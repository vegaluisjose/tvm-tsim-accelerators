==> flow/design.v <==
module accel #
( parameter HOST_ADDR_BITS = 8,
  parameter HOST_DATA_BITS = 32,
  parameter MEM_LEN_BITS = 8,
  parameter MEM_ADDR_BITS = 32,
  parameter MEM_DATA_BITS = 64
)
(
  input                         clock,
  input                         reset,
  input                         host_req_valid,
  input                         host_req_opcode,
  input    [HOST_ADDR_BITS-1:0] host_req_addr,
  input    [HOST_DATA_BITS-1:0] host_req_value,
  output                        host_req_deq,
  output                        host_resp_valid,
  output   [HOST_DATA_BITS-1:0] host_resp_bits,
  output                        mem_req_valid,
  output                        mem_req_opcode,
  output     [MEM_LEN_BITS-1:0] mem_req_len,
  output    [MEM_ADDR_BITS-1:0] mem_req_addr,
  output                        mem_wr_valid,
  output    [MEM_DATA_BITS-1:0] mem_wr_bits,
  input                         mem_rd_valid,
  input     [MEM_DATA_BITS-1:0] mem_rd_bits,
  output                        mem_rd_ready
);
  localparam ADDER_BITS = 8;
  logic                      launch;
  logic                      finish;
  logic                      event_counter_valid;
  logic [HOST_DATA_BITS-1:0] event_counter_value;
  logic [HOST_DATA_BITS-1:0] length;
  logic [HOST_DATA_BITS-1:0] a_addr;
  logic [HOST_DATA_BITS-1:0] b_addr;
  logic [HOST_DATA_BITS-1:0] c_addr;
  logic                      a_valid;
  logic     [ADDER_BITS-1:0] a_data;
  logic                      b_valid;
  logic     [ADDER_BITS-1:0] b_data;
  logic     [ADDER_BITS-1:0] c_data;
  csr #
  (
    .HOST_ADDR_BITS(HOST_ADDR_BITS),
    .HOST_DATA_BITS(HOST_DATA_BITS)
  )
  c
  (
    .clock               (clock),
    .reset               (reset),
    .host_req_valid      (host_req_valid),
    .host_req_opcode     (host_req_opcode),
    .host_req_addr       (host_req_addr),
    .host_req_value      (host_req_value),
    .host_req_deq        (host_req_deq),
    .host_resp_valid     (host_resp_valid),
    .host_resp_bits      (host_resp_bits),
    .launch              (launch),
    .finish              (finish),
    .event_counter_valid (event_counter_valid),
    .event_counter_value (event_counter_value),
    .length              (length),
    .a_addr              (a_addr),
    .b_addr              (b_addr),
    .c_addr              (c_addr)
  );
  adder #
  (
    .ADDER_BITS(ADDER_BITS)
  )
  a
  (
    .clock               (clock),
    .reset               (reset),
    .a_valid             (a_valid),
    .a_data              (a_data),
    .b_valid             (b_valid),
    .b_data              (b_data),
    .c_data              (c_data)
  );
  mmu #
  (
    .MEM_LEN_BITS(MEM_LEN_BITS),
    .MEM_ADDR_BITS(MEM_ADDR_BITS),
    .MEM_DATA_BITS(MEM_DATA_BITS),
    .HOST_DATA_BITS(HOST_DATA_BITS),
    .ADDER_BITS(ADDER_BITS)
  )
  m
  (
    .clock               (clock),
    .reset               (reset),
    .mem_req_valid       (mem_req_valid),
    .mem_req_opcode      (mem_req_opcode),
    .mem_req_len         (mem_req_len),
    .mem_req_addr        (mem_req_addr),
    .mem_wr_valid        (mem_wr_valid),
    .mem_wr_bits         (mem_wr_bits),
    .mem_rd_valid        (mem_rd_valid),
    .mem_rd_bits         (mem_rd_bits),
    .mem_rd_ready        (mem_rd_ready),
    .launch              (launch),
    .finish              (finish),
    .event_counter_valid (event_counter_valid),
    .event_counter_value (event_counter_value),
    .length              (length),
    .a_addr              (a_addr),
    .b_addr              (b_addr),
    .c_addr              (c_addr),
    .a_valid             (a_valid),
    .a_data              (a_data),
    .b_valid             (b_valid),
    .b_data              (b_data),
    .c_data              (c_data)
  );
endmodule
 module adder #
(
  parameter ADDER_BITS = 8
)
(
  input                         clock,
  input                         reset,
  input                         a_valid,
  input        [ADDER_BITS-1:0] a_data,
  input                         b_valid,
  input        [ADDER_BITS-1:0] b_data,
  output       [ADDER_BITS-1:0] c_data
);
  logic [ADDER_BITS-1:0] a_reg;
  logic [ADDER_BITS-1:0] b_reg;
  always_ff @(posedge clock)
    if (reset)
      a_reg <= 'd0;
    else if (a_valid)
      a_reg <= a_data;
  always_ff @(posedge clock)
    if (reset)
      b_reg <= 'd0;
    else if (b_valid)
      b_reg <= b_data;
  assign c_data = a_reg + b_reg;
endmodule
module csr #
 (parameter HOST_ADDR_BITS = 8,
  parameter HOST_DATA_BITS = 32
)
(
  input                         clock,
  input                         reset,
  input                         host_req_valid,
  input                         host_req_opcode,
  input    [HOST_ADDR_BITS-1:0] host_req_addr,
  input    [HOST_DATA_BITS-1:0] host_req_value,
  output                        host_req_deq,
  output                        host_resp_valid,
  output   [HOST_DATA_BITS-1:0] host_resp_bits,
  output                        launch,
  input                         finish,
  input                         event_counter_valid,
  input    [HOST_DATA_BITS-1:0] event_counter_value,
  output   [HOST_DATA_BITS-1:0] length,
  output   [HOST_DATA_BITS-1:0] a_addr,
  output   [HOST_DATA_BITS-1:0] b_addr,
  output   [HOST_DATA_BITS-1:0] c_addr
);
  localparam NUM_REG = 8;
  typedef enum logic {IDLE, READ} state_t;
  state_t nstate, cstate;
  always_ff @(posedge clock)
    if (reset)
      cstate <= IDLE;
    else
      cstate <= nstate;
  always_comb begin
    nstate = cstate;
    case (cstate)
      IDLE: begin
        if (host_req_valid & ~host_req_opcode)
          nstate = READ;
      end
      READ: begin
        nstate = IDLE;
      end
    endcase
  end
  assign host_req_deq = (cstate == IDLE) ? host_req_valid : 1'b0;
  logic [HOST_DATA_BITS-1:0] rf [NUM_REG-1:0];
  genvar i;
  for (i = 0; i < NUM_REG; i++) begin
    logic wen = (cstate == IDLE)? host_req_valid & host_req_opcode & i*4 == host_req_addr : 1'b0;
    if (i == 0) begin
      always_ff @(posedge clock)
        if (reset)
          rf[i] <= 'd0;
        else if (finish)
          rf[i] <= 'd2;
        else if (wen)
          rf[i] <= host_req_value;
    end else if (i == 1) begin
      always_ff @(posedge clock)
        if (reset)
          rf[i] <= 'd0;
        else if (event_counter_valid)
          rf[i] <= event_counter_value;
        else if (wen)
          rf[i] <= host_req_value;
    end else begin
      always_ff @(posedge clock)
        if (reset)
          rf[i] <= 'd0;
        else if (wen)
          rf[i] <= host_req_value;
    end
  end
  logic [HOST_DATA_BITS-1:0] rdata;
  always_ff @(posedge clock)
    if (reset)
      rdata <= 'd0;
    else if ((cstate == IDLE) & host_req_valid & ~host_req_opcode)
      if (host_req_addr == 'h00)
        rdata <= rf[0];
      else if (host_req_addr == 'h04)
        rdata <= rf[1];
      else if (host_req_addr == 'h08)
        rdata <= rf[2];
      else if (host_req_addr == 'h0c)
        rdata <= rf[3];
      else if (host_req_addr == 'h10)
        rdata <= rf[4];
      else if (host_req_addr == 'h14)
        rdata <= rf[5];
      else
        rdata <= 'd0;
  assign host_resp_valid = (cstate == READ);
  assign host_resp_bits = rdata;
  assign launch = rf[0][0];
  assign length = rf[2];
  assign a_addr = rf[3];
  assign b_addr = rf[4];
  assign c_addr = rf[5];
endmodule
module mmu #
(
  parameter MEM_LEN_BITS = 8,
  parameter MEM_ADDR_BITS = 64,
  parameter MEM_DATA_BITS = 64,
  parameter HOST_DATA_BITS = 32,
  parameter ADDER_BITS = 8
)
(
  input                         clock,
  input                         reset,
  output                        mem_req_valid,
  output                        mem_req_opcode,
  output     [MEM_LEN_BITS-1:0] mem_req_len,
  output    [MEM_ADDR_BITS-1:0] mem_req_addr,
  output                        mem_wr_valid,
  output    [MEM_DATA_BITS-1:0] mem_wr_bits,
  input                         mem_rd_valid,
  input     [MEM_DATA_BITS-1:0] mem_rd_bits,
  output                        mem_rd_ready,
  input                         launch,
  output                        finish,
  output                        event_counter_valid,
  output   [HOST_DATA_BITS-1:0] event_counter_value,
  input    [HOST_DATA_BITS-1:0] length,
  input    [HOST_DATA_BITS-1:0] a_addr,
  input    [HOST_DATA_BITS-1:0] b_addr,
  input    [HOST_DATA_BITS-1:0] c_addr,
  output                        a_valid,
  output       [ADDER_BITS-1:0] a_data,
  output                        b_valid,
  output       [ADDER_BITS-1:0] b_data,
  input        [ADDER_BITS-1:0] c_data
);
  typedef enum logic [2:0] {IDLE,
                            READ_REQ,
                            READ_DATA,
                            WRITE_REQ,
                            WRITE_DATA} state_t;
  state_t nstate, cstate;
  logic               [31:0] cnt;
  logic                      rd_done;
  logic [HOST_DATA_BITS-1:0] raddr_a;
  logic [HOST_DATA_BITS-1:0] raddr_b;
  logic [HOST_DATA_BITS-1:0] waddr_c;
  always_ff @(posedge clock)
    if (reset)
      cstate <= IDLE;
    else
      cstate <= nstate;
  always_comb begin
    nstate = cstate;
    case (cstate)
      IDLE: begin
        if (launch)
          nstate = READ_REQ;
      end
      READ_REQ: begin
        nstate = READ_DATA;
      end
      READ_DATA: begin
        if (mem_rd_valid)
          if (rd_done)
            nstate = WRITE_REQ;
          else
            nstate = READ_REQ;
      end
      WRITE_REQ: begin
        nstate = WRITE_DATA;
      end
      WRITE_DATA: begin
        if (cnt == (length - 1'b1))
          nstate = IDLE;
        else
          nstate = READ_REQ;
      end
      default: begin
      end
    endcase
  end
  always_ff @(posedge clock)
    if (reset | cstate == IDLE | cstate == WRITE_DATA)
      rd_done <= 1'b0;
    else if (cstate == READ_DATA & mem_rd_valid)
      rd_done <= 1'b1;
  logic last;
  assign last = (cstate == WRITE_DATA) & (cnt == (length - 1'b1));
  logic [HOST_DATA_BITS-1:0] cycle_counter;
  always_ff @(posedge clock)
    if (reset | cstate == IDLE)
      cycle_counter <= '0;
    else
      cycle_counter <= cycle_counter + 'd1;
  assign event_counter_valid = last;
  assign event_counter_value = cycle_counter;
  always_ff @(posedge clock)
    if (reset | cstate == IDLE) begin
      raddr_a <= a_addr;
      raddr_b <= b_addr;
      waddr_c <= c_addr;
    end else if (cstate == WRITE_DATA) begin
      raddr_a <= raddr_a + 'd1;
      raddr_b <= raddr_b + 'd1;
      waddr_c <= waddr_c + 'd1;
    end
  assign mem_req_valid = (cstate == READ_REQ) | (cstate == WRITE_REQ);
  assign mem_req_opcode = cstate == WRITE_REQ;
  assign mem_req_len = 'd0;  
  assign mem_req_addr = (cstate == READ_REQ & ~rd_done)? {32'd0, raddr_a}
                      : (cstate == READ_REQ & rd_done)? {32'd0, raddr_b}
                      : {32'd0, waddr_c};
  assign a_valid = (cstate == READ_DATA) & mem_rd_valid & ~rd_done;
  assign a_data = mem_rd_bits[ADDER_BITS-1:0];
  assign b_valid = (cstate == READ_DATA) & mem_rd_valid & rd_done;
  assign b_data = mem_rd_bits[ADDER_BITS-1:0];
  assign mem_rd_ready = cstate == READ_DATA;
  assign mem_wr_valid = cstate == WRITE_DATA;
  assign mem_wr_bits = {{(MEM_DATA_BITS-ADDER_BITS){1'b0}}, c_data};
  always_ff @(posedge clock)
    if (reset | cstate == IDLE)
      cnt <= 'd0;
    else if (cstate == WRITE_DATA)
      cnt <= cnt + 1'b1;
  assign finish = last;
endmodule
# Tool chain data of accel
# Tool output for the design above, in the order of the flow.
# Line numbers count from 1 in the design file above.
# Cell names lack the library's common part.
# Not given: -
# inputs
design	accel
clk_port	clock
library	sky130hd
corner	tt_025C_1v80

# After elaboration
# Source: Yosys, flattened and elaborated. Widths are those after wreduce. Registers that Yosys merges into a memory's read port (data or address) are not register bits. Print and check cells do not count.
# op_classes
addsub	7
equal	17
mux	32
bitwise	22
reduce_and_logical	8
# op_table
cell	count
32-bit 2-to-1 mux	16
32-bit by 1-bit adder with 32-bit output with constant B	5
32-bit by 1-bit subtractor with 32-bit output with constant B	1
32-bit equality test	1
1-bit AND	16
4-bit by 8-bit equality test with 1-bit output with constant A	2
5-bit by 8-bit equality test with 1-bit output with constant A	2
8-bit by 4-bit equality test with 1-bit output with constant B	2
8-bit by 5-bit equality test with 1-bit output with constant B	2
3-bit case mux with 5-bit select	1
1-bit 2-to-1 mux	9
3-bit by 8-bit equality test with 1-bit output with constant A	1
8-bit by 3-bit equality test with 1-bit output with constant B	1
8-bit adder	1
8-bit zero test	1
2-bit nonzero test	3
3-bit by 2-bit equality test with 1-bit output with constant B	2
3-bit 2-to-1 mux	2
2-bit 2-to-1 mux	3
5-bit nonzero test	1
2-bit inequality test with constant B	2
1-bit bitwise OR	3
1-bit inverter	3
3-bit by 1-bit equality test with 1-bit output with constant B	1
3-bit equality test with constant B	1
3-bit zero test	1
3-bit AND reduction	1
2-bit OR reduction	1
1-bit case mux with 2-bit select	1
# bits
register_bits	405
input_bits	109
word_cells	104

# Logic depth
# Longest topological path by Yosys (ltp), each cell counted once; first at word level (registers and memories cut), then after technology mapping (sequential cells cut; the memories' decode and read muxes count).
# depth
word_depth	7
abc_area	0
mapped_depth	12
depth_no_buf	10

# Netlist
# Source: synth_stat.txt of the flow (Yosys; design flattened, memories mapped). It holds for the ABC_AREA given above (unset counts as 0); a run with the other value may have another netlist.
# The area totals of this step are shown rounded.
# synth_totals
cells	2615
yosys_area_mm2	0.0215
ff_cells	407
buf_cells	240
# by_type
type	count	type_area_um2
dfxtp_1	311	6.23E+03
edfxtp_1	96	2.88E+03
nand2_1	523	1.96E+03
a21oi_1	271	1.36E+03
xor2_1	100	875.84
nor2_1	220	825.792
o21ai_0	152	760.73
xnor2_1	86	753.222
mux2i_1	68	680.653
clkbuf_1	156	585.562
buf_4	64	480.461
mux2_4	29	435.418
a22oi_1	51	382.867
nand3_1	72	360.346
nor2b_1	49	306.544
nor3_1	53	265.254
and3_1	38	237.728
a22o_1	24	210.202
# Other cell types: 49; their cells: 252.
# The figures by module come from a second, unflattened synthesis with its own total; it is not the netlist above.
# unflattened
hier_cells	2514
area_unflattened_mm2	0.0212
# Each row is one instance without its submodules.
# by_module
module	instances	n_cells	mod_area_mm2	seq_area_mm2
mmu	1	1238	0.0108	0.00428
csr	1	1186	0.00962	0.0045
adder (ADDER_BITS=8)	1	90	0.00087	0.00032
accel	1	0	0	0

# Path before layout
# OpenSTA on the mapped netlist: ideal clock, no wires. The path of least setup slack (recovery checks aside). Input and output delay are each 20% of the period. Register names are those of the netlist, which keeps one name where synthesis merged equal registers.
# synth_timing
path_kind	input to register
from	input reset
to	register m.raddr_a[0]
tclk_ns	3.71
setup_ns	0.460
launch_ns	0.742
arrival_ns	3.145
required_time_ns	3.250
path_slack_ns	0.106
delay_ns	2.863
stages	2
n_path_buf	1
synth_period_reached_ns	3.604
# "delay_ns" = arrival - input delay + setup time.
# "stages": output pins that drive a net of the path, with the launching flip-flop's if there is one; two outputs of one cell count as two.
# "synth_period_reached_ns" = period - worst setup slack (recovery checks aside). The figure is calculated, with input and output delays left at 20% of the set period.
# The rows between start and end are the longest chain of elaborated cells between them; the timing report does not say that the signal goes this way. Where chains are equally long, one stands for them.
# A line is the first line of the expression or statement that the cell stems from. Yosys adds cells for indexed reads and writes and turns some case tables into memories.
# Only ways into the end's enable, where the timed path ends, are counted here.
# synth_via
cell_sequence	clkbuf_1 > or3_1
elab_chain_len	2
cells_between	2
cone_classes	logic: 1; reduce/logical: 1
# synth_lines
item	line_no	source
start: declaration	10	input                         reset,
1-bit bitwise OR	339	if (reset | cstate == IDLE) begin
2-bit nonzero test	-
end: assignment	340	raddr_a <= a_addr;
end: assignment	344	raddr_a <= raddr_a + 'd1;
end: declaration	285	logic [HOST_DATA_BITS-1:0] raddr_a;

# Timing after layout
# From the final timing report of flow run 1: the path of least setup slack in the routed layout; clock arrival at registers is part of the times.
# layout_timing
path_kind	register to register
from	register c.rf[2][0]
to	register c.rf[1][30]
tclk_ns	3.41
setup_ns	0.11
launch_ns	0.58
arrival_ns	3.63
required_time_ns	3.87
path_slack_ns	0.24
stages	11
n_path_buf	2
# The rows between start and end are the longest chain of elaborated cells between them; the timing report does not say that the signal goes this way. Where chains are equally long, one stands for them.
# A register here has more assigning lines than the two given.
# layout_via
cell_sequence	dfxtp_2 > or4_4 > or3_4 > a2111oi_4 > buf_4 > nand4_1 > nor4_2 > and4_4 > buf_12 > nand2_8 > mux2_4
elab_chain_len	4
cells_between	5
cone_classes	add/sub: 1; eq/ne: 1; mux: 1; logic: 1; reduce/logical: 1
# layout_lines
item	line_no	source
start: declaration	188	logic [HOST_DATA_BITS-1:0] rf [NUM_REG-1:0];
start: assignment	211	rf[i] <= 'd0;
start: assignment	213	rf[i] <= host_req_value;
32-bit by 1-bit subtractor with 32-bit output	329	assign last = (cstate == WRITE_DATA) & (cnt == (length - 1'b1));
32-bit equality test	329
1-bit AND	329
32-bit 2-to-1 mux	204	else if (event_counter_valid)
end: assignment	205	rf[i] <= event_counter_value;
end: assignment	207	rf[i] <= host_req_value;
end: declaration	188

# Stored flow runs of accel (2 of them; Yosys, OpenROAD, sky130hd). They differ in their settings and are not a sequence. Constraints: input delay and output delay 20% of the set period each, output load 0.01 pF.
# By "period_less_ws_ns" is meant the clock period of the run minus its worst setup slack. This is arithmetic on one report: input and output delays are still those of the set period (20% each).
# "timing.worst_path_ns" = time allowed to the worst setup path (clock period - input delay - output delay, where it has them) - its slack; a late launch clock adds to it, a late capture clock takes from it.
# "total_power_uw" rests on the timing tool's default activity at the inputs, not on a simulated workload.
# The results are shown rounded.
# Among the settings, . means not set for that run.
setting or result,flow run 1,flow run 2
period_ns,3.41,2.51
CORE_UTILIZATION,49,28
SETUP_SLACK_MARGIN,0.48,0.21
CORE_MARGIN,5,2
CELL_PAD_IN_SITES_GLOBAL_PLACEMENT,0,3
TNS_END_PERCENT,10,.
GPL_ROUTABILITY_DRIVEN,1,.
MAX_ROUTING_LAYER,met5,met4
CAP_MARGIN,20,20
SLEW_MARGIN,20,20
PLACE_DENSITY_LB_ADDON,.,0.26
CORE_ASPECT_RATIO,.,1.13
CELL_PAD_IN_SITES_DETAIL_PLACEMENT,.,0
CTS_CLUSTER_DIAMETER,.,217
synthArea_mm2,0.0215,0.0215
final_die_area_mm2,0.0481,0.0789
layout_stdcell_area_mm2,0.0254,0.0289
utilization_pct,58.8,38.2
timing.setup.ws_ns,0.238,-0.538
fin_tns_ns,0.000,-33.5
fin_hold_ws_ns,0.456,0.254
total_power_uw,10300,15000
period_less_ws_ns,3.172,3.048
timing.worst_path_ns,3.17,3.05
path_kind,register to register,register to register
