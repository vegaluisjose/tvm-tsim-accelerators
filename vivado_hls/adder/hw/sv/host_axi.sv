==> flow/design.v <==
module host_axi #
(
  parameter HOST_ADDR_BITS = 8,
  parameter HOST_DATA_BITS = 32,
  parameter HOST_AXI_ADDR_BITS = 6,
  parameter HOST_AXI_DATA_BITS = 32,
  parameter HOST_AXI_STRB_BITS = HOST_AXI_DATA_BITS / 8
)
(
  input                               clock,
  input                               reset,
  input                               host_req_valid,
  input                               host_req_opcode,
  input          [HOST_ADDR_BITS-1:0] host_req_addr,
  input          [HOST_DATA_BITS-1:0] host_req_value,
  output                              host_req_deq,
  output                              host_resp_valid,
  output         [HOST_DATA_BITS-1:0] host_resp_bits,
  output                              s_axi_control_AWVALID,
  input                               s_axi_control_AWREADY,
  output     [HOST_AXI_ADDR_BITS-1:0] s_axi_control_AWADDR,
  output                              s_axi_control_WVALID,
  input                               s_axi_control_WREADY,
  output     [HOST_AXI_DATA_BITS-1:0] s_axi_control_WDATA,
  output     [HOST_AXI_STRB_BITS-1:0] s_axi_control_WSTRB,
  output                              s_axi_control_ARVALID,
  input                               s_axi_control_ARREADY,
  output     [HOST_AXI_ADDR_BITS-1:0] s_axi_control_ARADDR,
  input                               s_axi_control_RVALID,
  output                              s_axi_control_RREADY,
  input      [HOST_AXI_DATA_BITS-1:0] s_axi_control_RDATA,
  input                         [1:0] s_axi_control_RRESP,
  input                               s_axi_control_BVALID,
  output                              s_axi_control_BREADY,
  input                         [1:0] s_axi_control_BRESP
);
  typedef enum logic [2:0] {IDLE,
                            READ_REQ,
                            READ_DATA,
                            WRITE_REQ,
                            WRITE_DATA,
                            WRITE_ACK} state_t;
  state_t nstate, cstate;
  always_ff @(posedge clock)
    if (reset)
      cstate <= IDLE;
    else
      cstate <= nstate;
  always_comb begin
    nstate = cstate;
    case (cstate)
      IDLE: begin
        if (host_req_valid)
          if (host_req_opcode)
            nstate = WRITE_REQ;
          else
            nstate = READ_REQ;
      end
      READ_REQ: begin
        if (s_axi_control_ARREADY)
          nstate = READ_DATA;
      end
      READ_DATA: begin
        if (s_axi_control_RVALID)
          nstate = IDLE;
      end
      WRITE_REQ: begin
        if (s_axi_control_AWREADY)
          nstate = WRITE_DATA;
      end
      WRITE_DATA: begin
        if (s_axi_control_WREADY)
          nstate = WRITE_ACK;
      end
      WRITE_ACK: begin
        if (s_axi_control_BVALID)
          nstate = IDLE;
      end
      default: begin
      end
    endcase
  end
  logic [HOST_ADDR_BITS-1:0] addr;
  logic [HOST_DATA_BITS-1:0] data;
  always_ff @(posedge clock)
    if (reset) begin
      addr <= 'd0;
      data <= 'd0;
    end else if (cstate == IDLE && host_req_valid) begin
      addr <= host_req_addr;
      data <= host_req_value;
    end
  assign s_axi_control_AWVALID = cstate == WRITE_REQ;
  assign s_axi_control_AWADDR = addr[HOST_AXI_ADDR_BITS-1:0];
  assign s_axi_control_WVALID = cstate == WRITE_DATA;
  assign s_axi_control_WDATA = data;
  assign s_axi_control_WSTRB = 'hf;
  assign s_axi_control_BREADY = cstate == WRITE_ACK;
  assign s_axi_control_ARVALID = cstate == READ_REQ;
  assign s_axi_control_ARADDR = addr[HOST_AXI_ADDR_BITS-1:0];
  assign s_axi_control_RREADY = cstate == READ_DATA;
  assign host_req_deq = (cstate == READ_REQ & s_axi_control_ARREADY)
                      | (cstate == WRITE_REQ & s_axi_control_AWREADY);
  assign host_resp_valid = s_axi_control_RVALID;
  assign host_resp_bits = s_axi_control_RDATA;
  if (0) begin
    always_ff @(posedge clock) begin
      if (s_axi_control_AWVALID & s_axi_control_AWREADY)
        $display("[host] waddr:%x", s_axi_control_AWADDR);
      if (s_axi_control_WVALID & s_axi_control_WREADY)
        $display("[host] wdata:%x", s_axi_control_WDATA);
      if (s_axi_control_ARVALID & s_axi_control_ARREADY)
        $display("[host] raddr:%x", s_axi_control_ARADDR);
      if (cstate == IDLE & host_req_valid)
        $display("[host] opcode:%b addr:%x", host_req_opcode, host_req_addr);
    end
  end
endmodule
# Step by step through the tools: host_axi
# What the tools print for host_axi, step after step.
# Lines are those of the file above, counted from 1.
# Operators: Yosys type, input widths -> output width; for muxes data width and select width s.
# Cell names lack the library's common part.
# Not given: --
# setup
design	host_axi
clock_port	clock
cell_library	sky130hd
corner	tt_025C_1v80

# Elaborated design
# Counts by Yosys on the flattened word-level netlist (proc, flatten, opt, wreduce; memories kept). Register bits leave out memories and registers merged into their read ports (data or address). Print and check cells are left out. Cells with the same type and inputs are merged into one.
# classes
n_reduce_logical	4
n_logic	3
mux	8
div_mod_pow	0
compare	0
multipliers	0
eq_ne	11
n_addsub	0
shifts	0
# ops
op	n
$pmux 3 s6	1
$mux 3	6
$reduce_and 7->1	1
$ne 2x1->1 const B	3
$ne 2x2->1 const B	3
$eq 3x2->1 const B	2
$eq 3x3->1 const B	2
$reduce_bool 6->1	1
$eq 3x1->1 const B	1
$logic_not 3->1	1
$and 1x1->1	2
$mux 2	1
$or 1x1->1	1
$logic_and 1x1->1	1
# word_totals
n_memories	0
out_inout_bits	87
romBits	0
register_bits	41
in_bits	85
word_cells	29
clocked_rd_ports_x_width	0
latch_bits	0
ram_bits	0

# Longest topological paths
# Depth = most cells in a row (Yosys ltp): at word level without a register or memory, in the mapped netlist without a sequential cell, where the memories' decode and read muxes count.
# depth
word_depth	3
abc_area	0
mapped_depth	5
depth_no_buf	2

# After synthesis
# Source: synth_stat.txt of the flow (Yosys; design flattened, memories mapped). It holds for the ABC_AREA given above (unset counts as 0); a run with the other value may have another netlist.
# The area totals of this step are shown rounded.
# types
cell_type	n	type_area_um2
dfxtp_1	44	880.845
a21bo_1	38	380.365
buf_4	46	345.331
a21oi_1	32	160.154
nand3_1	30	150.144
nand3_2	10	100.096
a21oi_2	11	96.342
buf_6	7	78.826
buf_2	10	50.048
nand2b_1	5	31.28
buf_12	1	20.019
nand2_1	5	18.768
buf_8	1	15.014
a32o_1	1	10.01
nor2_1	2	7.507
clkbuf_1	1	3.754
conb_1	1	3.754
# mapped
synth_area_um2	2350
n_buf	66
ff_cells	44
cell_count	245
seq_area_um2	881

# Worst setup path after synthesis
# Path of least setup slack by OpenSTA after synthesis, without wires, with an ideal clock, recovery checks aside; 20% of the period is set as input and as output delay. Where synthesis merged equal registers, the netlist keeps one of their names.
# synth_path
path_kind	reg-to-reg
from	reg cstate
to	reg cstate
clock_period_ns	1.51
t_first_pin_ns	0.000
arrival_time_ns	0.801
delay_ns	0.918
path_slack_ns	0.592
required_ns	1.393
path_stages	4
setup_time_ns	0.117
n_path_buf	2
period_less_setup_slack_ns	0.918
# "delay_ns" is the arrival time less input delay plus setup time.
# "path_stages": output pins that drive a net of the path, with the launching flip-flop's if there is one; two outputs of one cell count as two.
# "period_less_setup_slack_ns" = period - worst setup slack (recovery checks aside). The figure is calculated, with input and output delays left at 20% of the set period.
# Where an end lacks its bit number, it is one bit of the signal, or one of the new flip-flops if synthesis recoded a state register.
# synth_via
cell_sequence	dfxtp_1 buf_6 buf_2 a32o_1
# synth_rtl
element	line	text
from (decl)	43	state_t nstate, cstate;
from (assign)	46	cstate <= IDLE;
from (assign)	48	cstate <= nstate;
to (assign)	46
to (assign)	48
to (decl)	43
# No chain of elaborated cells between the ends is given.

# host_axi: 2 stored runs of the Yosys and OpenROAD flow on sky130hd. The settings differ; the order carries no meaning. The constraints put input and output delay at 20% of the set period each and load the outputs with 0.01 pF.
# A setting shown as -- is not set for that run.
setting or result,record 1,record 2
period_ns,0.82,1.17
CORE_UTILIZATION,42,50
SETUP_SLACK_MARGIN,0.16,0.05
PLACE_DENSITY_LB_ADDON,0.08,0.3
CELL_PAD_IN_SITES_DETAIL_PLACEMENT,2,2
GPL_TIMING_DRIVEN,0,--
CTS_CLUSTER_DIAMETER,367,265
MAX_ROUTING_LAYER,met4,met5
CAP_MARGIN,20,30
CORE_MARGIN,2,2
SLEW_MARGIN,20,20
CORE_ASPECT_RATIO,--,0.66
TNS_END_PERCENT,--,70
ABC_AREA,--,1
GPL_ROUTABILITY_DRIVEN,--,0
CTS_CLUSTER_SIZE,--,31
# Record 1: did not finish, placement stopped with DPL-0033
# Record 2: did not finish, placement stopped with DPL-0033
